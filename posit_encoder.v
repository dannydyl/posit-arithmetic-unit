==> flow/design.v <==
module posit_encoder#(
  parameter posit_width = 8,
  parameter es = 1,
  localparam frac_width = posit_width - es - 3,  
  localparam regime_width = $clog2(posit_width) + 1,   
  localparam scale_width = es + regime_width,  
  localparam long_width = 2 * posit_width,  
  localparam signed [scale_width-1:0] max_sf = (1 << es) * (posit_width - 2),  
  localparam [posit_width-1:0] NaR = {1'b1, {(posit_width - 1){1'b0}}}  
)(
  input clk,
  input reset,
  input en,
  input sign,
  input [posit_width - 1 : 0] frac,
  input [scale_width - 1 : 0] sf,
  input exception,
  input zero_in,
  output reg [posit_width - 1 : 0] ans,
  output reg zero,
  output reg ready,
  output reg exception_flag
);
wire [scale_width - 1 : 0] abs_sf;
wire [es - 1 : 0] exp;
wire [regime_width - 1 : 0] regime, reg_shift;
wire [1:0] reg_pre;
wire [long_width - 1 : 0] temp_long_ans, temp_shift;
wire sticky, guard, round, nom;
wire [posit_width - 1 : 0] temp_ans;
assign abs_sf = ({(scale_width){sf[scale_width - 1]}} ^ sf[scale_width - 1 : 0]) + sf[scale_width - 1];
assign exp = (sf[scale_width - 1]) ? sf[es - 1 : 0] : abs_sf[es - 1 : 0];  
assign regime = (sf[scale_width - 1]) ? ~(sf >> es) + 1'b1 : abs_sf >> es; 
assign reg_pre = (sf[scale_width - 1]) ? 2'b01 : 2'b10; 
assign temp_long_ans[long_width - 1 : 0] = {reg_pre, exp, frac[posit_width - 2 : 0], {(posit_width-es-1){1'b0}}}; 
assign temp_shift = (sf[scale_width - 1]) ? $signed(temp_long_ans) >>> (regime - 1) : $signed(temp_long_ans) >>> regime;  
assign guard = temp_shift[posit_width];
assign round = temp_shift[posit_width - 1]; 
assign sticky = |temp_shift[posit_width - 2 : 0];
assign nom = guard & (round | sticky);
assign temp_ans = {1'b0, temp_shift[long_width-1:posit_width+1]};  
always @(posedge clk or posedge reset) begin
  if (reset) begin
    ans <= 0;
    zero <= 0;
    ready <= 0;
    exception_flag <= 0;
  end else if (en) begin
    ans <= ({(posit_width){sign}} ^ temp_ans) + sign;
    zero <= ~|temp_ans;
    ready <= 1'b1;
    if(exception) begin
      ans <= NaR;
    end else if (zero_in) begin
      ans <= 0;
    end
    exception_flag <= exception;
  end else begin
    ready <= 0;
  end
end
endmodule
## Step by step through the tools: posit_encoder

Tool output for the design above, in the order of the flow.
Lines are those of the file above, counted from 1.
Cell names lack the library's common part.
Not given: n/a

| design | value |
|---|---|
| top | posit_encoder |
| clock port | clk |
| standard-cell library | sky130hd |
| timing corner | tt_025C_1v80 |

## Word-level counts

Source: Yosys, flattened and elaborated, memories not mapped. Widths are those after wreduce. Registers that Yosys merges into a memory's read port (data or address) are not register bits. Print and check cells do not count. Equal cells are merged and count once.

| storage and ports | value |
|---|---|
| flip-flop bits (word level) | 11 |
| latch bits | 0 |
| memory bits (writable) | 0 |
| bits in read-only memories | 0 |
| clocked read ports x word width | 0 |
| memories | 0 |
| bits of input ports | 19 |
| word-level cells | 22 |

| operators by class | value |
|---|---|
| $add $sub $neg | 4 |
| multipliers | 0 |
| div/mod/pow operators | 0 |
| order comparisons | 0 |
| equal/unequal tests | 0 |
| shifts and indexed selects | 2 |
| muxes and demuxes | 7 |
| bitwise operators | 3 |
| reductions and logical operators | 2 |

Operator list:

| cell | count |
|---|---|
| 16-bit by 32-bit >>> shifter with 16-bit output | 1 |
| 16-bit by 4-bit >>> shifter with 16-bit output | 1 |
| 16-bit two-way mux | 1 |
| 8-bit two-way mux | 2 |
| 8-bit by 1-bit adder with 8-bit output | 1 |
| 8-bit by 7-bit XOR with 8-bit output | 1 |
| 7-bit OR reduction | 1 |
| 4-bit by 1-bit subtractor with 5-bit output with constant B | 1 |
| 5-bit by 1-bit adder with 5-bit output | 1 |
| 5-bit XOR | 1 |
| 4-bit by 1-bit adder with 4-bit output with constant B | 1 |
| 4-bit inverter | 1 |
| 4-bit two-way mux | 1 |
| 2-bit two-way mux | 1 |
| 1-bit two-way mux | 2 |
| 1-bit logical NOT | 1 |

## Logic depth

Depth = most cells in a row (Yosys ltp): at word level without a register or memory, in the mapped netlist without a sequential cell, where the memories' decode and read muxes count.

| logic depth | value |
|---|---|
| word-level depth | 10 |
| ABC_AREA | 0 |
| mapped depth | 17 |
| gate-level depth less buffers | 16 |

## Netlist

The flow's flattened synthesis, as Yosys stat reports it; memories are mapped. The netlist is that of the ABC_AREA named above (0 if unset); the other value can give another one.
The area totals of this step are shown rounded.

| synthesis totals | value |
|---|---|
| standard cells after synthesis | 144 |
| synthesis area | 1240 µm² |
| sequential area | 275 µm² |
| flip-flops | 11 |
| buffer cells | 4 |

Cell types:

| cell | count |
|---|---|
| dfrtp_1 | 11 |
| ha_1 | 8 |
| mux4_2 | 2 |
| nor2_1 | 12 |
| o21ai_0 | 9 |
| xnor2_1 | 5 |
| a22o_1 | 4 |
| a31oi_1 | 5 |
| mux2i_1 | 3 |
| nand2_1 | 8 |
| nand3_1 | 6 |
| inv_1 | 7 |
| o221ai_4 | 1 |
| mux2_2 | 2 |
| o21a_1 | 3 |
| o31ai_1 | 3 |
| a21oi_1 | 4 |
| nor3_1 | 4 |

Not listed: further types 35, cells in them 47.

## Path before layout

OpenSTA on the mapped netlist: ideal clock, no wires. The path of least setup slack (recovery checks aside). Input and output delay are each 20% of the period. Register names are those of the netlist, which keeps one name where synthesis merged equal registers.

| timing after synthesis | value |
|---|---|
| path kind | input to register |
| start point | input sf[4] |
| end point | register ans[6] |
| period | 5.3 ns |
| arrival | 4.414 ns |
| setup slack | 0.764 ns |
| delay of the path | 3.476 ns |
| stages on the path | 16 |
| period reached after synthesis | 4.536 ns |

"delay of the path" = arrival - input delay + setup time.
"stages on the path" counts driving pins, that of a launching flip-flop among them; a cell with two outputs on the path counts twice.
"period reached after synthesis" = period - worst setup slack (recovery checks aside). The figure is calculated, with input and output delays left at 20% of the set period.
Between the ends stands the longest chain of elaborated cells between them, by number of cells; it is not shown to be the way that was timed. Of several equally long chains one is given.
A line is the first line of the expression or statement that the cell stems from. Yosys adds cells for indexed reads and writes and turns some case tables into memories.
At most two assigning lines are given for a register; there are more.

| on the way, after synthesis | value |
|---|---|
| cells stage by stage | clkbuf_4 inv_1 ha_1 a21oi_1 ha_1 nand2b_1 and2_4 mux4_2 mux2_4 and2_4 xnor2_1 ha_1 and2_1 a31oi_1 or3_1 a32o_1 |
| cells in the longest elaborated chain | 10 |
| elaborated cells on any way between the ends | 15 |

RTL lines, path after synthesis:

| element | line | RTL |
|---|---|---|
| start: declaration | 16 | `input [scale_width - 1 : 0] sf,` |
| 5-bit XOR | 31 | `assign abs_sf = ({(scale_width){sf[scale_width - 1]}} ^ sf[scale_width - 1 : 0]) + sf[scale_width - 1];` |
| 5-bit by 1-bit adder with 5-bit output | 31 |  |
| 4-bit two-way mux | 33 | `assign regime = (sf[scale_width - 1]) ? ~(sf >> es) + 1'b1 : abs_sf >> es;` |
| 4-bit by 1-bit subtractor with 5-bit output | 36 | `assign temp_shift = (sf[scale_width - 1]) ? $signed(temp_long_ans) >>> (regime - 1) : $signed(temp_long_ans) > ...` |
| 16-bit by 32-bit >>> shifter with 16-bit output | 36 |  |
| 16-bit two-way mux | 36 |  |
| 8-bit by 7-bit XOR with 8-bit output | 49 | `ans <= ({(posit_width){sign}} ^ temp_ans) + sign;` |
| 8-bit by 1-bit adder with 8-bit output | 49 |  |
| 8-bit two-way mux | 54 | `end else if (zero_in) begin` |
| 8-bit two-way mux | 52 | `if(exception) begin` |
| end: assignment | 49 |  |
| end: assignment | 53 | `ans <= NaR;` |
| end: declaration | 19 | `output reg [posit_width - 1 : 0] ans,` |

## Timing after layout

From the final timing report of job 2: the path of least setup slack in the routed layout; clock arrival at registers is part of the times.

| timing post-layout | value |
|---|---|
| path kind | input to register |
| start point | input sf[1] |
| end point | register ans[6] |
| period | 5.3 ns |
| arrival | 4.98 ns |
| setup slack | 0.45 ns |
| stages on the path | 16 |

Between the ends stands the longest chain of elaborated cells between them, by number of cells; it is not shown to be the way that was timed. Of several equally long chains one is given.
At most two assigning lines are given for a register; there are more.

| on the way, post-layout | value |
|---|---|
| cells stage by stage | clkdlybuf4s50_1 inv_1 ha_1 a21oi_1 ha_1 nand2b_1 and2_4 mux4_2 mux2_4 and2_4 xnor2_1 ha_1 and2_1 a31oi_1 or3_1 a32o_1 |
| cells in the longest elaborated chain | 10 |
| elaborated cells on any way between the ends | 13 |

RTL lines, path post-layout:

| element | line | RTL |
|---|---|---|
| start: declaration | 16 | `input [scale_width - 1 : 0] sf,` |
| 5-bit XOR | 31 | `assign abs_sf = ({(scale_width){sf[scale_width - 1]}} ^ sf[scale_width - 1 : 0]) + sf[scale_width - 1];` |
| 5-bit by 1-bit adder with 5-bit output | 31 |  |
| 4-bit two-way mux | 33 | `assign regime = (sf[scale_width - 1]) ? ~(sf >> es) + 1'b1 : abs_sf >> es;` |
| 4-bit by 1-bit subtractor with 5-bit output | 36 | `assign temp_shift = (sf[scale_width - 1]) ? $signed(temp_long_ans) >>> (regime - 1) : $signed(temp_long_ans) > ...` |
| 16-bit by 32-bit >>> shifter with 16-bit output | 36 |  |
| 16-bit two-way mux | 36 |  |
| 8-bit by 7-bit XOR with 8-bit output | 49 | `ans <= ({(posit_width){sign}} ^ temp_ans) + sign;` |
| 8-bit by 1-bit adder with 8-bit output | 49 |  |
| 8-bit two-way mux | 54 | `end else if (zero_in) begin` |
| 8-bit two-way mux | 52 | `if(exception) begin` |
| end: assignment | 49 |  |
| end: assignment | 53 | `ans <= NaR;` |
| end: declaration | 19 | `output reg [posit_width - 1 : 0] ans,` |

# Flow runs of posit_encoder

posit_encoder through Yosys and OpenROAD on sky130hd: 2 stored runs, unordered, with their settings and measured results. The constraints put input and output delay at 20% of the set period each and load the outputs with 0.01 pF.
"clock period achieved" = clock period - worst setup slack. The figure is calculated, with input and output delays left at 20% of the set period.
"time used up by the worst setup path" = time allowed to the worst setup path (clock period - input delay - output delay, where it has them) - its slack; a late launch clock adds to it, a late capture clock takes from it.
"power consumption": no workload was simulated; the value follows from the tool's default switching activity.
The measured numbers are rounded.

## Job 1

==> flow/run.sh <==
#!/bin/bash
# the make line also repeats the synthesis and layout settings of config.mk as NAME=value (left out here)
make -C /OpenROAD-flow-scripts/flow DESIGN_CONFIG=/design/flow/config.mk WORK_HOME=/design/flow/orfs CLKGATE_MAP_FILE= finish
==> flow/config.mk <==
export PLATFORM = sky130hd
export DESIGN_NAME = posit_encoder
export DESIGN_NICKNAME = posit_encoder
export VERILOG_FILES = /design/flow/design.v
export SDC_FILE = /design/flow/constraint.sdc
export NUM_CORES = 4
export LEC_CHECK = 0
export CAP_MARGIN = 5
export CELL_PAD_IN_SITES_GLOBAL_PLACEMENT = 2
export CORE_MARGIN = 2
export CORE_UTILIZATION = 47
export GPL_ROUTABILITY_DRIVEN = 0
export GPL_TIMING_DRIVEN = 1
export MAX_ROUTING_LAYER = met5
export MIN_ROUTING_LAYER = met1
export PLACE_DENSITY = 0.75
export SETUP_SLACK_MARGIN = 0.6
export SLEW_MARGIN = 25
==> flow/constraint.sdc <==
create_clock -name core_clock -period 5.38 [get_ports {clk}]
set_input_delay 1.0760 -clock core_clock [delete_from_list [all_inputs] [get_ports {clk}]]
set_output_delay 1.0760 -clock core_clock [all_outputs]
set_load 0.01 [all_outputs]

Job 1: stopped before the end: placement reported GPL-0301

## Job 2

==> flow/run.sh <==
#!/bin/bash
# the make line also repeats the synthesis and layout settings of config.mk as NAME=value (left out here)
make -C /OpenROAD-flow-scripts/flow DESIGN_CONFIG=/design/flow/config.mk WORK_HOME=/design/flow/orfs CLKGATE_MAP_FILE= finish
==> flow/config.mk <==
export PLATFORM = sky130hd
export DESIGN_NAME = posit_encoder
export DESIGN_NICKNAME = posit_encoder
export VERILOG_FILES = /design/flow/design.v
export SDC_FILE = /design/flow/constraint.sdc
export NUM_CORES = 4
export LEC_CHECK = 0
export CAP_MARGIN = 20
export CORE_MARGIN = 2
export CORE_UTILIZATION = 21
export SLEW_MARGIN = 20
==> flow/constraint.sdc <==
create_clock -name core_clock -period 5.3 [get_ports {clk}]
set_input_delay 1.0600 -clock core_clock [delete_from_list [all_inputs] [get_ports {clk}]]
set_output_delay 1.0600 -clock core_clock [all_outputs]
set_load 0.01 [all_outputs]

| result of job 2 | value |
|---|---|
| area of the standard cells in the finished layout | 1620 µm² |
| total negative setup slack | 0.000 ns |
| worst setup slack after layout | 0.447 ns |
| smallest hold slack | 0.483 ns |
| clock period achieved | 4.853 ns |
| utilization in the final report | 27.8% |
| cell area after synthesis | 1240 µm² |
| power consumption | 359 µW |
| area inside the die boundary | 6550 µm² |
| time used up by the worst setup path | 3.79 ns |
| class of the worst setup path | input to register |
