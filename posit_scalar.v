==> flow/design.v <==
module posit_scalar #(
  parameter posit_width = 8,   
  parameter es = 1,            
  localparam regime_width = $clog2(posit_width) + 1,   
  localparam frac_width = posit_width - es - 3,  
  localparam scale_width = es + regime_width,  
  localparam signed [scale_width-1:0] max_sf = (1 << es) * (posit_width - 2)  
  )(
  input clk,
  input reset,   
  input en,     
  input [1:0] opcode,  
  input a_zero_in, b_zero_in,
  input a_sign, b_sign,
  input [regime_width - 1 : 0] a_regime, b_regime,
  input [es - 1 : 0] a_exponent, b_exponent,
  input [frac_width - 1 : 0] a_fraction, b_fraction,
  input [posit_width - 1 : 0] a_abs, b_abs,
  input a_exception, b_exception,
  output reg greater_sign, smaller_sign,
  output reg [frac_width - 1 : 0] greater_fraction, smaller_fraction,
  output reg [scale_width - 1 : 0] shift, greater_sf,
  output reg a_zero_out, b_zero_out,
  output reg greater_is_a,
  output reg exception_flag
);
wire a_greater_b;
wire a_b_sf_same;
wire a_b_frac_same;
wire a_b_sign_dif;
wire sum_zero;
wire signed [scale_width - 1 : 0] ZERO_SF;
wire [scale_width - 1 : 0] a_sf, b_sf, a_abs_sf, b_abs_sf;
wire [scale_width * 2 : 0] mul_result_sf, div_result_sf;
wire a_zero_temp, b_zero_temp;
function [scale_width - 1 : 0] MaxMin_sf (input [scale_width * 2 : 0] in); 
    begin
        MaxMin_sf = ($signed(in) >  max_sf) ? max_sf :
                  ($signed(in) < -max_sf) ? -max_sf : in;
    end 
endfunction
assign a_zero_temp = a_zero_in;
assign b_zero_temp = b_zero_in;
assign a_greater_b = (a_abs > b_abs) ? 1'b1 : 1'b0;  
assign a_sf = (a_regime << es) + a_exponent;  
assign b_sf = (b_regime << es) + b_exponent;
assign mul_result_sf = $signed(a_sf) + $signed(b_sf);
assign div_result_sf = $signed(a_sf) - $signed(b_sf);
assign a_b_sf_same = (a_sf == b_sf) ? 1'b1 : 1'b0;
assign a_b_frac_same = (a_fraction == b_fraction) ? 1'b1 : 1'b0;
assign a_b_sign_dif = (a_sign != b_sign) ? 1'b1 : 1'b0;
assign sum_zero = (a_b_sf_same & a_b_frac_same & a_b_sign_dif & (opcode != 2'b01) ) || 
                    (a_b_sf_same & a_b_frac_same & (opcode == 2'b01) & (a_sign == b_sign));
assign ZERO_SF = -(((posit_width - 1) << es) + 1);
assign a_abs_sf = ({(scale_width){a_sf[scale_width - 1]}} ^ a_sf[scale_width - 1: 0]) + a_sf[scale_width - 1];
assign b_abs_sf = ({(scale_width){b_sf[scale_width - 1]}} ^ b_sf[scale_width - 1: 0]) + b_sf[scale_width - 1];
always @(posedge clk or posedge reset) begin
  if (reset) begin
    greater_fraction <= 0;
    smaller_fraction <= 0;
    shift <= 0;
    greater_sf <= 0;
    greater_sign <= 0;
    smaller_sign <= 0;
    a_zero_out <= 0;
    b_zero_out <= 0;
    exception_flag <= 0;
    greater_is_a <= 0;
  end
  else if (en) begin
    a_zero_out <= a_zero_temp;
    b_zero_out <= b_zero_temp;
    exception_flag <= a_exception | b_exception; 
    greater_is_a <= a_greater_b;
      if (opcode[1]) begin
          if (opcode[0]) begin   
                greater_sf <= MaxMin_sf(div_result_sf);
          end
          else begin   
              greater_sf <= MaxMin_sf(mul_result_sf);
          end
          greater_sign <= a_sign;
          smaller_sign <= b_sign;
          greater_fraction <= a_fraction;
          smaller_fraction <= b_fraction;
      end
      else begin
          if (sum_zero) begin
              greater_fraction <= 0;
              smaller_fraction <= 0;
              greater_sign <= 0;
              smaller_sign <= 0;
              greater_sf <= ZERO_SF;
          end
          else if (a_greater_b) begin  
              greater_fraction <= a_fraction;
              smaller_fraction <= b_fraction;
              greater_sign <= a_sign;
              smaller_sign <= b_sign;
              greater_sf <= a_sf;
              if (!a_sf[scale_width - 1] & !b_sf[scale_width - 1]) begin     
                  shift <= a_sf - b_sf;   
              end
              else if (!a_sf[scale_width - 1] & b_sf[scale_width - 1]) begin   
                  shift <= a_abs_sf + b_abs_sf; 
              end
              else begin
                  shift <= b_abs_sf - a_abs_sf;  
              end
          end
          else begin   
              greater_sign <= b_sign;
              smaller_sign <= a_sign;
              greater_fraction <= b_fraction;
              smaller_fraction <= a_fraction;
              greater_sf <= b_sf;
              if(!a_sf[scale_width - 1] & !b_sf[scale_width - 1]) begin  
                shift <= b_sf - a_sf;
              end
              else if (a_sf[scale_width - 1] & !b_sf[scale_width - 1]) begin  
                shift <= a_abs_sf + b_abs_sf;
              end
              else begin
                shift <= a_abs_sf - b_abs_sf;  
              end          
          end
      end
    end
  end
endmodule
# Tool chain data of posit_scalar
# What the tools print for posit_scalar, step after step.
# Lines are those of the file above, counted from 1.
# Library cell names are shortened.
# A cell with n/a has no value.
[setup]
top_module = "posit_scalar"
clock_port = "clk"
lib = "sky130hd"
corner = "tt_025C_1v80"

# Word-level counts
# Yosys after proc, flatten, opt, wreduce and memory -nomap, before mapping. Enables and synchronous resets that opt folds into registers are not counted as muxes. Memory bits, and registers merged into a memory's read port (data or address), are not among the register bits. Print and check cells are not counted.
[bits]
regBits = 24
out_inout_bits = 24
wordCells = 78
[op_classes]
n_addsub = 11
cmp = 5
n_eq = 6
mux = 29
bitwise = 13
reduce_logical = 4
[ops]
columns = ["cell", "n"]
rows = [
  ["two-way mux 5 bit", 13],
  ["two-way mux 4 bit", 6],
  ["adder 5 x 1 -> 5 bit", 4],
  ["subtractor 5 bit", 4],
  ["greater-than comparator 6 x 5 -> 1 bit (second input constant)", 2],
  ["< comparator 6 x 5 -> 1 bit (second input constant)", 2],
  ["XOR 5 bit", 2],
  ["two-way mux 1 bit", 10],
  ["AND 1 bit", 8],
  ["greater-than comparator 8 bit", 1],
  ["adder 5 x 5 -> 6 bit", 1],
  ["subtractor 5 x 5 -> 6 bit", 1],
  ["adder 5 bit", 1],
  ["equality test 5 bit", 1],
  ["equality test 4 bit", 1],
  ["AND reduction 3 bit", 1],
  ["inverter 1 bit", 2],
  ["logical NOT 1 bit", 2],
  ["equality test 2 x 1 -> 1 bit (second input constant)", 1],
  ["!= test 2 x 1 -> 1 bit (second input constant)", 1],
  ["equality test 1 bit", 1],
  ["!= test 1 bit", 1],
  ["OR 1 bit", 1],
  ["logical OR 1 bit", 1],
]

# Depth
# Longest topological path by Yosys (ltp), each cell counted once; first at word level (registers and memories cut), then after technology mapping (sequential cells cut; the memories' decode and read muxes count).
[logic_depth]
word_depth = 9
abc_area = 0
depth_mapped = 14
ltp_nobuf = 14

# Mapped cells and area
# Yosys stat after the flow's synthesis: flattened, memories mapped to cells. It holds for the ABC_AREA given above (unset counts as 0); a run with the other value may have another netlist.
# The area totals of this step are shown rounded.
[synth_totals]
cell_count = 353
area_um2 = 2950
seq_area_um2 = 601
ffs = 24
n_buf = 16
[by_type]
columns = ["cell", "n"]
rows = [
  ["dfrtp_1", 24],
  ["ha_1", 40],
  ["xnor2_1", 19],
  ["inv_1", 37],
  ["a21oi_1", 26],
  ["fa_1", 6],
  ["a21o_1", 14],
  ["a22o_1", 11],
  ["xor2_1", 10],
  ["o21ai_0", 17],
  ["nand2_1", 19],
  ["nor3_1", 13],
  ["mux2i_1", 6],
  ["nor2_1", 13],
  ["nand3_1", 9],
  ["o21ai_1", 9],
  ["nand2b_1", 7],
  ["nor2b_1", 6],
]
# Not listed: further types 38, cells in them 67.

# Timing after synthesis
# Path of least setup slack by OpenSTA after synthesis, without wires, with an ideal clock, recovery checks aside; 20% of the period is set as input and as output delay. Where synthesis merged equal registers, the netlist keeps one of their names.
[synth_timing]
path_type = "input to register"
startpoint = "input a_regime[3]"
endpoint = "register shift[4]"
period_ps = 2970
in_delay_ps = 594
setup_time_ps = 73
launch_ps = 594
arrival_ps = 3053
path_slack_ps = -156
delay_ps = 2532
stages = 13
n_path_buf = 2
period_less_setup_slack_ps = 3126
# "delay_ps" = arrival - input delay + setup time.
# "stages": output pins that drive a net of the path, with the launching flip-flop's if there is one; two outputs of one cell count as two.
# "period_less_setup_slack_ps" is the clock period less the worst setup slack; recovery checks do not enter. This is arithmetic on one report: input and output delays are still those of the set period (20% each).
# Between the ends stands the longest chain of elaborated cells between them, by number of cells; it is not shown to be the way that was timed. Of several equally long chains one is given.
# Each line given opens the expression or statement behind the cell; cells for indexed reads and writes are added by Yosys, which also makes memories of some case tables.
# A register here has more assigning lines than the two given.
[synth_between]
path_cell_list = "clkbuf_1 xor2_1 ha_1 xnor2_1 xnor2_1 ha_1 buf_2 o21bai_1 a21o_1 a2111o_1 nand3_1 or3b_1 a21oi_2"
elab_chain_cells = 9
cone_cells = 27
classes_between = "add/sub: 7; eq/ne: 1; mux: 6; logic: 10; reduce/logical: 3"
[synth_lines]
columns = ["item", "line_no", "source"]
rows = [
  ["start, declared", 15, "input [regime_width - 1 : 0] a_regime, b_regime,"],
  ["adder 5 x 1 -> 5 bit", 45, "assign a_sf = (a_regime << es) + a_exponent;"],
  ["equality test 5 bit", 49, "assign a_b_sf_same = (a_sf == b_sf) ? 1'b1 : 1'b0;"],
  ["two-way mux 1 bit", 49, ""],
  ["AND 1 bit x3", 52, "assign sum_zero = (a_b_sf_same & a_b_frac_same & a_b_sign_dif & (opcode != 2'b01) ) ||"],
  ["logical OR 1 bit", 52, ""],
  ["inverter 1 bit", "n/a", ""],
  ["AND reduction 3 bit", "n/a", ""],
  ["end, assigned", 102, "shift <= a_sf - b_sf;"],
  ["end, assigned", 105, "shift <= a_abs_sf + b_abs_sf;"],
  ["end, declared", 22, "output reg [scale_width - 1 : 0] shift, greater_sf,"],
]

# Path in the finished layout
# Path of least setup slack in the final report of run 1 (OpenROAD, finished layout, wires in). Where an end is a register, its clock arrival counts in the times.
# The report prints the path's times to 10 ps; the period is as set.
[layout_timing]
path_type = "input to register"
startpoint = "input b_regime[3]"
endpoint = "register shift[4]"
period_ps = 6670
in_delay_ps = 1330
setup_time_ps = 70
launch_ps = 1330
arrival_ps = 4690
path_slack_ps = 2170
stages = 13
n_path_buf = 1
# Between the ends stands the longest chain of elaborated cells between them, by number of cells; it is not shown to be the way that was timed. Of several equally long chains one is given.
# A register here has more assigning lines than the two given.
[layout_between]
path_cell_list = "clkdlybuf4s50_1 ha_1 xnor2_1 inv_1 ha_1 fa_1 nand2b_1 a21oi_1 nor3_1 a2111o_1 nand3_1 or3b_1 a21oi_2"
elab_chain_cells = 9
cone_cells = 27
classes_between = "add/sub: 7; eq/ne: 1; mux: 6; logic: 10; reduce/logical: 3"
[layout_lines]
columns = ["item", "line_no", "source"]
rows = [
  ["start, declared", 15, "input [regime_width - 1 : 0] a_regime, b_regime,"],
  ["adder 5 x 1 -> 5 bit", 46, "assign b_sf = (b_regime << es) + b_exponent;"],
  ["equality test 5 bit", 49, "assign a_b_sf_same = (a_sf == b_sf) ? 1'b1 : 1'b0;"],
  ["two-way mux 1 bit", 49, ""],
  ["AND 1 bit x3", 52, "assign sum_zero = (a_b_sf_same & a_b_frac_same & a_b_sign_dif & (opcode != 2'b01) ) ||"],
  ["logical OR 1 bit", 52, ""],
  ["inverter 1 bit", "n/a", ""],
  ["AND reduction 3 bit", "n/a", ""],
  ["end, assigned", 102, "shift <= a_sf - b_sf;"],
  ["end, assigned", 105, "shift <= a_abs_sf + b_abs_sf;"],
  ["end, declared", 22, "output reg [scale_width - 1 : 0] shift, greater_sf,"],
]

==> runs of posit_scalar <==
Stored flow runs of posit_scalar (2 of them; Yosys, OpenROAD, sky130hd). They differ in their settings and are not a sequence. Constraints: input delay and output delay 20% of the set period each, output load 0.01 pF.
"period_reached_ps" means the clock period less the worst setup slack. The figure is calculated, with input and output delays left at 20% of the set period.
"worst_path_time_ps" means the part of the period allowed to the worst setup path (the constraints hold back 20% at inputs and 20% at outputs) less its slack; where the path has registers, the arrival times of their clocks count too.
By "power.total_mw" is meant OpenSTA's value without simulated activity: inputs other than the clock are taken to toggle once in ten clock periods, and the tool carries that through the logic.
"worst_path_time_ps" is given in steps of 10 ps.
The results are shown rounded.

# run 1
==> flow/run.sh <==
#!/bin/bash
# the make line also repeats the synthesis and layout settings of config.mk as NAME=value (left out here)
make -C /OpenROAD-flow-scripts/flow DESIGN_CONFIG=/design/flow/config.mk WORK_HOME=/design/flow/orfs CLKGATE_MAP_FILE= finish
==> flow/config.mk <==
export PLATFORM = sky130hd
export DESIGN_NAME = posit_scalar
export DESIGN_NICKNAME = posit_scalar
export VERILOG_FILES = /design/flow/design.v
export SDC_FILE = /design/flow/constraint.sdc
export NUM_CORES = 4
export LEC_CHECK = 0
export CAP_MARGIN = 20
export CELL_PAD_IN_SITES_GLOBAL_PLACEMENT = 3
export CORE_MARGIN = 2
export CORE_UTILIZATION = 15
export CTS_CLUSTER_DIAMETER = 301
export CTS_CLUSTER_SIZE = 87
export GPL_TIMING_DRIVEN = 1
export PLACE_DENSITY_LB_ADDON = 0.28
export SETUP_SLACK_MARGIN = 0.39
export SLEW_MARGIN = 40
export TNS_END_PERCENT = 40
==> flow/constraint.sdc <==
create_clock -name core_clock -period 6.67 [get_ports {clk}]
set_input_delay 1.3340 -clock core_clock [delete_from_list [all_inputs] [get_ports {clk}]]
set_output_delay 1.3340 -clock core_clock [all_outputs]
set_load 0.01 [all_outputs]

==> run 1: results <==
finish.utilization_pct=20.6
yosys.chip_area_um2=2950
ws_setup_ps=2170
period_reached_ps=4496
setup_tns_ps=0
hold_ws_ps=481
power.total_mw=0.742
finalCellArea_um2=4000
die_area_um2=20800
worst_path_time_ps=3160
critical_path_type="input to register"

# run 2
==> flow/run.sh <==
#!/bin/bash
# the make line also repeats the synthesis and layout settings of config.mk as NAME=value (left out here)
make -C /OpenROAD-flow-scripts/flow DESIGN_CONFIG=/design/flow/config.mk WORK_HOME=/design/flow/orfs CLKGATE_MAP_FILE= finish
==> flow/config.mk <==
export PLATFORM = sky130hd
export DESIGN_NAME = posit_scalar
export DESIGN_NICKNAME = posit_scalar
export VERILOG_FILES = /design/flow/design.v
export SDC_FILE = /design/flow/constraint.sdc
export NUM_CORES = 4
export LEC_CHECK = 0
export CAP_MARGIN = 20
export CELL_PAD_IN_SITES_DETAIL_PLACEMENT = 1
export CORE_MARGIN = 5
export CORE_UTILIZATION = 30
export GPL_ROUTABILITY_DRIVEN = 1
export MAX_ROUTING_LAYER = met4
export PLACE_DENSITY_LB_ADDON = 0.24
export SETUP_SLACK_MARGIN = 0.05
export SLEW_MARGIN = 20
==> flow/constraint.sdc <==
create_clock -name core_clock -period 2.48 [get_ports {clk}]
set_input_delay 0.4960 -clock core_clock [delete_from_list [all_inputs] [get_ports {clk}]]
set_output_delay 0.4960 -clock core_clock [all_outputs]
set_load 0.01 [all_outputs]

==> run 2: results <==
finish.utilization_pct=58.3
yosys.chip_area_um2=2950
ws_setup_ps=-361
period_reached_ps=2841
setup_tns_ps=-393
hold_ws_ps=501
power.total_mw=2.79
finalCellArea_um2=5650
die_area_um2=11900
worst_path_time_ps=2350
critical_path_type="input to register"
