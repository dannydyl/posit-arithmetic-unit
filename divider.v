==> flow/design.v <==
module divider#(
  parameter width = 25
)(
  input clk,
  input reset,
  input en,
  input [width - 1 : 0] num, den,
  output reg [width - 1 : 0] q, r,
  output reg done
);
integer count;
reg [width - 1 : 0] d;
wire [width : 0] s;
assign s = {1'b0, r} - {1'b0, d};
always @(posedge clk or posedge reset) begin
  if(reset) begin
    d <= 0;
    q <= 0;
    r <= 0;
    done <= 0;
    count <= 0;
  end else if(!en) begin
    d <= 0;
    q <= 0;
    r <= 0;
    done <= 0;
    count <= 0;
  end else begin
    if (count == 0) begin
      r <= num;
      q <= 0;
      d <= den;
      count <= count + 1;
    end else if (count < width) begin
      if (r == 0) begin
        done <= 1;
        count <= width;
      end else if (s[width]) begin
        r <= {r[width - 2 : 0], q[width - 1]};
        q <= q << 1;
        count <= count + 1;
      end else begin
        r <= {s[width - 1 : 0], q[width - 1]};
        q <= {q[width - 2 : 0], 1'b1};
        count <= count + 1;
      end
    end else begin
      done <= 1;
    end
  end
end
endmodule
Reports on divider
Tool output for the design above, in the order of the flow.
Line numbers count from 1 in the design file above.
Cell names lack the library's common part.
{"block": "setup", "top_module": "divider", "clk_port": "clk", "lib": "sky130hd", "pvt_corner": "tt_025C_1v80"}

After elaboration
Source: Yosys, flattened and elaborated, memories not mapped. Widths are those after wreduce. Registers that Yosys merges into a memory's read port (data or address) are not register bits. Print and check cells do not count. Equal cells are merged and count once.
{"block": "op_classes", "n_cmp": 1, "equal": 5, "shifts": 0, "n_addsub": 2, "reduce_logical": 4, "n_mul": 0, "div": 0, "mux": 20, "n_logic": 0}
{"block": "ops", "operator": "2-to-1 mux 25 bit", "n": 11}
{"block": "ops", "operator": "2-to-1 mux 32 bit", "n": 4}
{"block": "ops", "operator": "adder 32 x 2 -> 32 bit (second input constant)", "n": 1}
{"block": "ops", "operator": "< comparator 32 x 6 -> 1 bit (second input constant)", "n": 1}
{"block": "ops", "operator": "zero test 32 bit", "n": 1}
{"block": "ops", "operator": "subtractor 25 x 25 -> 26 bit", "n": 1}
{"block": "ops", "operator": "zero test 25 bit", "n": 1}
{"block": "ops", "operator": "2-to-1 mux 1 bit", "n": 5}
{"block": "ops", "operator": "AND reduction 2 bit", "n": 2}
{"block": "ops", "operator": "inequality test 3 x 1 -> 1 bit (second input constant)", "n": 1}
{"block": "ops", "operator": "inequality test 3 x 2 -> 1 bit (second input constant)", "n": 1}
{"block": "ops", "operator": "inequality test 3 bit (second input constant)", "n": 1}
{"block": "ops", "operator": "inequality test 2 x 1 -> 1 bit (second input constant)", "n": 1}
{"block": "ops", "operator": "inequality test 2 bit (second input constant)", "n": 1}
{"block": "word_totals", "memories": 0, "input_bits": 53, "clocked_rd_ports_x_width": 0, "register_bits": 108, "romBits": 0, "mem_bits_rw": 0, "latchBits": 0}

Depth
Longest topological path by Yosys (ltp), each cell counted once; first at word level (registers and memories cut), then after technology mapping (sequential cells cut; the memories' decode and read muxes count).
{"block": "depth", "word_depth": 6, "ABC_AREA": 1, "depth_mapped": 15}

Mapped cells and area
Source: synth_stat.txt of the flow (Yosys; design flattened, memories mapped). It holds for the ABC_AREA given above (unset counts as 0); a run with the other value may have another netlist.
{"block": "types", "cell_type": "dfrtp_1", "n": 108, "area_total_um2": 2.7E+03}
{"block": "types", "cell_type": "nand2_1", "n": 312, "area_total_um2": 1.17E+03}
{"block": "types", "cell_type": "inv_1", "n": 219, "area_total_um2": 822.038}
{"block": "types", "cell_type": "nor2_1", "n": 167, "area_total_um2": 626.851}
{"block": "types", "cell_type": "nand3_1", "n": 94, "area_total_um2": 470.451}
{"block": "types", "cell_type": "ha_1", "n": 27, "area_total_um2": 337.824}
{"block": "types", "cell_type": "xor2_1", "n": 29, "area_total_um2": 253.994}
{"block": "types", "cell_type": "o21ai_0", "n": 45, "area_total_um2": 225.216}
{"block": "types", "cell_type": "a21oi_1", "n": 35, "area_total_um2": 175.168}
{"block": "types", "cell_type": "o22ai_1", "n": 22, "area_total_um2": 137.632}
{"block": "types", "cell_type": "nand4_1", "n": 19, "area_total_um2": 118.864}
{"block": "types", "cell_type": "nand3b_1", "n": 14, "area_total_um2": 105.101}
{"block": "types", "cell_type": "nor3_1", "n": 20, "area_total_um2": 100.096}
{"block": "types", "cell_type": "buf_6", "n": 6, "area_total_um2": 67.565}
{"block": "types", "cell_type": "buf_2", "n": 13, "area_total_um2": 65.062}
{"block": "types", "cell_type": "xnor2_1", "n": 7, "area_total_um2": 61.309}
{"block": "types", "cell_type": "clkbuf_1", "n": 12, "area_total_um2": 45.043}
{"block": "types", "cell_type": "nand2_2", "n": 5, "area_total_um2": 31.28}
Other cell types: 14; their cells: 26.
{"block": "synth_totals", "seqArea_um2": 2702.6, "mapped_cells": 1180, "area_um2": 7696.1, "ff_cells": 108}

Path before layout
OpenSTA on the mapped netlist: ideal clock, no wires. The path of least setup slack (recovery checks aside). Input and output delay are each 20% of the period. Register names are those of the netlist, which keeps one name where synthesis merged equal registers.
{"block": "synth_path", "path_kind": "input port to flip-flop", "from": "input port en", "to": "register q[10]", "t_arrival_ps": 2055, "slack_ps": 3893, "t_required_ps": 5948, "delay_ps": 931, "tclk_ps": 6030, "in_delay_ps": 1206, "path_stages": 9, "launch_ps": 1206, "period_less_setup_slack_ps": 2137}
"delay_ps" is the arrival time less input delay plus setup time.
"path_stages" counts driving pins, that of a launching flip-flop among them; a cell with two outputs on the path counts twice.
"period_less_setup_slack_ps" = period - worst setup slack (recovery checks aside). The figure is calculated, with input and output delays left at 20% of the set period.
Between the ends stands the longest chain of elaborated cells between them, by number of cells; it is not shown to be the way that was timed. Of several equally long chains one is given.
A line is the first line of the expression or statement that the cell stems from. Yosys adds cells for indexed reads and writes and turns some case tables into memories.
A register here has more assigning lines than the two given.
{"block": "synth_between", "path_cell_list": "inv_1 nor2_2 buf_6 nand2_2 nand2_2 inv_2 buf_4 buf_6 o22ai_1", "elab_chain_len": 2}
{"block": "synth_rtl", "item": "start, declared", "line": 6, "rtl": "input en,"}
{"block": "synth_rtl", "item": "inequality test 3 bit"}
{"block": "synth_rtl", "item": "AND reduction 2 bit"}
{"block": "synth_rtl", "item": "end, assigned", "line": 40, "rtl": "q <= q << 1;"}
{"block": "synth_rtl", "item": "end, assigned", "line": 44, "rtl": "q <= {q[width - 2 : 0], 1'b1};"}
{"block": "synth_rtl", "item": "end, declared", "line": 8, "rtl": "output reg [width - 1 : 0] q, r,"}

Path in the finished layout
From the final timing report of stored run 1: the path of least setup slack in the routed layout; clock arrival at registers is part of the times.
The path's times are printed in steps of 10 ps; the period is the one set.
{"block": "layout_path", "path_kind": "flip-flop to flip-flop", "from": "register r[11]", "to": "register r[8]", "tclk_ps": 1770, "t_arrival_ps": 2360, "launch_ps": 380, "t_required_ps": 2060, "path_stages": 15, "slack_ps": -300}
Between the ends stands the longest chain of elaborated cells between them, by number of cells; it is not shown to be the way that was timed. Of several equally long chains one is given.
A register here has more assigning lines than the two given.
{"block": "layout_between", "path_cell_list": "dfrtp_2 ha_4 nand2_4 inv_2 nand2_2 nand2_2 nand2_2 nand2_4 a21oi_4 buf_12 nand2_8 buf_12 nand2_4 nand3_2 a21oi_4", "elab_chain_len": 6}
{"block": "layout_rtl", "item": "start, declared", "line": 8, "rtl": "output reg [width - 1 : 0] q, r,"}
{"block": "layout_rtl", "item": "start, assigned", "line": 30, "rtl": "r <= num;"}
{"block": "layout_rtl", "item": "start, assigned", "line": 39, "rtl": "r <= {r[width - 2 : 0], q[width - 1]};"}
{"block": "layout_rtl", "item": "subtractor 25 x 25 -> 26 bit", "line": 14, "rtl": "assign s = {1'b0, r} - {1'b0, d};"}
{"block": "layout_rtl", "item": "2-to-1 mux 25 bit", "line": 38, "rtl": "end else if (s[width]) begin"}
{"block": "layout_rtl", "item": "2-to-1 mux 25 bit", "line": 35, "rtl": "if (r == 0) begin"}
{"block": "layout_rtl", "item": "2-to-1 mux 25 bit", "line": 34, "rtl": "end else if (count < width) begin"}
{"block": "layout_rtl", "item": "2-to-1 mux 25 bit", "line": 29, "rtl": "if (count == 0) begin"}
{"block": "layout_rtl", "item": "2-to-1 mux 25 bit", "line": 22, "rtl": "end else if(!en) begin"}
{"block": "layout_rtl", "item": "end, assigned", "line": 30}
{"block": "layout_rtl", "item": "end, assigned", "line": 39}
{"block": "layout_rtl", "item": "end, declared", "line": 8}

Module divider, platform sky130hd: 2 stored runs of the flow (Yosys, OpenROAD) with differing settings, in no particular order. Input and output delays are each 20% of the period that was set; the output load is 0.01 pF.
"clock_period_reached_ps": clock period set for the run, less the worst setup slack. It is reckoned from that one timing run; input and output delays stay at 20% of the period that was set.
"worst_setup_path_time_ps" means the part of the period allowed to the worst setup path (the constraints hold back 20% at inputs and 20% at outputs) less its slack; where the path has registers, the arrival times of their clocks count too.
By "fin_power_uw" is meant OpenSTA's value without simulated activity: inputs other than the clock are taken to toggle once in ten clock periods, and the tool carries that through the logic.
"worst_setup_path_time_ps" is given in steps of 10 ps.

{"run": "stored run 1", "settings": { "period_ns": 1.77, "CORE_UTILIZATION": 20, "PLACE_DENSITY_LB_ADDON": 0.1, "TNS_END_PERCENT": 75, "ABC_AREA": 1, "GPL_TIMING_DRIVEN": 1, "CTS_CLUSTER_DIAMETER": 170, "CAP_MARGIN": 5, "SLEW_MARGIN": 20, "MAX_ROUTING_LAYER": "met5", "CORE_MARGIN": 2 }, "results": { "fin_power_uw": 19402, "final_cell_area_um2": 14097.3, "tns_setup_ps": -17151, "yosys_chip_area_um2": 7696.1, "clock_period_reached_ps": 2066, "fin_util_frac": 0.373, "worst_setup_path_time_ps": 2070, "critical_path_type": "flip-flop to flip-flop", "setup_worst_slack_ps": -296, "dieArea_um2": 40066.0 }}
{"run": "stored run 2", "settings": { "period_ns": 1.83, "CAP_MARGIN": 20, "CORE_MARGIN": 2, "CORE_UTILIZATION": 40, "SLEW_MARGIN": 20 }, "results": { "clock_period_reached_ps": 2589, "final_cell_area_um2": 11880.1, "fin_power_uw": 15117, "fin_util_frac": 0.724, "yosys_chip_area_um2": 6623.9, "tns_setup_ps": -45251, "dieArea_um2": 17605.3, "setup_worst_slack_ps": -759, "worst_setup_path_time_ps": 2590, "critical_path_type": "flip-flop to flip-flop" }}
